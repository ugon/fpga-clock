==> flow/design.v <==
module Digits0to2(
	input clkin,
	input resetSignal,
	input plus,
	input minus,
	input stopSignal,
	input MCLK,
	output reg clkout,
	output reg [3:0] digit
);
parameter MIN_DIGIT = 0;
parameter MAX_DIGIT = 2;
reg prevPlus;
reg prevMinus;
reg prevClk;
reg midPlus;
reg midMinus;
reg midClk;
always@(digit)
	if(digit <= (MAX_DIGIT/2))
		clkout <= 0;
	else clkout <= 1;
always@(negedge MCLK)
	begin
		prevPlus <= plus;
		prevMinus <= minus;
		prevClk <= clkin;
	end
always@(negedge resetSignal, negedge MCLK)
	if(resetSignal == 0)
		begin
			digit <= 0;
		end
	else
		begin
			if(clkin == 0 & prevClk == 1 & stopSignal == 1)
				if (digit < MAX_DIGIT)
					digit <= digit + 1;
				else 
					digit <= MIN_DIGIT;
			if((plus == 0 & prevPlus == 1))
				if (digit < MAX_DIGIT)
					digit <= digit + 1;
				else 
					digit <= MIN_DIGIT;
			if(minus == 0 & prevMinus == 1)
				if (digit> MIN_DIGIT)
					digit <= digit - 1;
				else 
					digit <= MAX_DIGIT;
		end
endmodule
# Step by step through the tools: Digits0to2
# Tool output for the design above, in the order of the flow.
# Lines are those of the file above, counted from 1.
# The mark n/a stands for no value.
# setup
top_module,Digits0to2
clk_port,MCLK
lib,sky130hd
lib_corner,tt_025C_1v80

# After elaboration
# Yosys after proc, flatten, opt, wreduce and memory -nomap, before mapping. Memory bits, and registers merged into a memory's read port (data or address), are not among the register bits. Print and check cells are not counted. Equal cells are merged and count once.
# word_totals
reg_bits,7
elab_cells,23
input_bits,6
# classes
reduce_and_logical,1
cmp,3
bitwise,7
addsub,2
mux,6
# ops
operator,n
two-way mux 4 bit,5
bitwise AND 1 bit,4
adder 4 x 1 -> 4 bit with constant B,1
subtractor 4 x 1 -> 4 bit with constant B,1
greater-than comparator 4 x 1 -> 1 bit with constant B,1
<= comparator 4 x 1 -> 1 bit with constant B,1
< comparator 4 x 2 -> 1 bit with constant B,1
NOT 1 bit,3
nonzero test 3 bit,1
two-way mux 1 bit,1

# Logic depth
# Yosys ltp: most cells in a row. Word level: on the elaborated netlist, between registers, memories and ports. Mapped: between sequential cells and ports; inverters and the memories' decode and read muxes count.
# depth
word_depth,6
abc_area,0
depth_mapped,6

# After synthesis
# The flow's flattened synthesis, as Yosys stat reports it; memories are mapped. The netlist is that of the ABC_AREA named above (0 if unset); the other value can give another one.
# The area totals of this step are shown rounded.
# mapped
seq_area_um2,160
flip_flops,7
mapped_cells,39
n_buf,0
synth_area_um2,410
# types
cell_type,n
sky130_fd_sc_hd__dfrtn_1,4
sky130_fd_sc_hd__dfxtp_1,3
sky130_fd_sc_hd__ha_1,4
sky130_fd_sc_hd__o221ai_4,1
sky130_fd_sc_hd__inv_1,4
sky130_fd_sc_hd__nand2b_4,1
sky130_fd_sc_hd__nand2b_1,2
sky130_fd_sc_hd__mux2i_1,1
sky130_fd_sc_hd__nor3_2,1
sky130_fd_sc_hd__a21oi_2,1
sky130_fd_sc_hd__a22o_1,1
sky130_fd_sc_hd__o21ai_2,1
sky130_fd_sc_hd__a21o_1,1
sky130_fd_sc_hd__nand2_1,2
sky130_fd_sc_hd__nand3b_1,1
sky130_fd_sc_hd__nor2_1,2
sky130_fd_sc_hd__o211ai_1,1
sky130_fd_sc_hd__o21a_1,1
# Other cell types: 7; their cells: 7.

# Digits0to2 through Yosys and OpenROAD on sky130hd: 2 stored runs, unordered, with their settings and measured results. The constraints put input and output delay at 20% of the set period each and load the outputs with 0.01 pF.
# "power.total_mw": no workload was simulated; the value follows from the tool's default switching activity.
# Values from the reports are rounded here.
# Settings: - = not set for that run.
# Among the results, - means that no value is shown for the run.
run name,period_ns,SETUP_SLACK_MARGIN,CAP_MARGIN,CORE_MARGIN,CORE_UTILIZATION,SLEW_MARGIN,CELL_PAD_IN_SITES_DETAIL_PLACEMENT,TNS_END_PERCENT,GPL_ROUTABILITY_DRIVEN,CTS_CLUSTER_SIZE,CTS_CLUSTER_DIAMETER,MIN_ROUTING_LAYER,synthArea_um2,design_die_area_um2,cell_area_final_um2,ws_setup_ps,tns_ps,hold_ws_ps,power.total_mw
job 1,4.75,1.19,20,2,40,20,-,-,-,-,-,-,410,1300,780,210,0,690,0.38
job 2,6.07,1.31,20,5,46,20,2,70,1,94,34,met1,-,-,-,-,-,-,-
# Job 2: did not finish, floorplanning stopped with PDN-0185
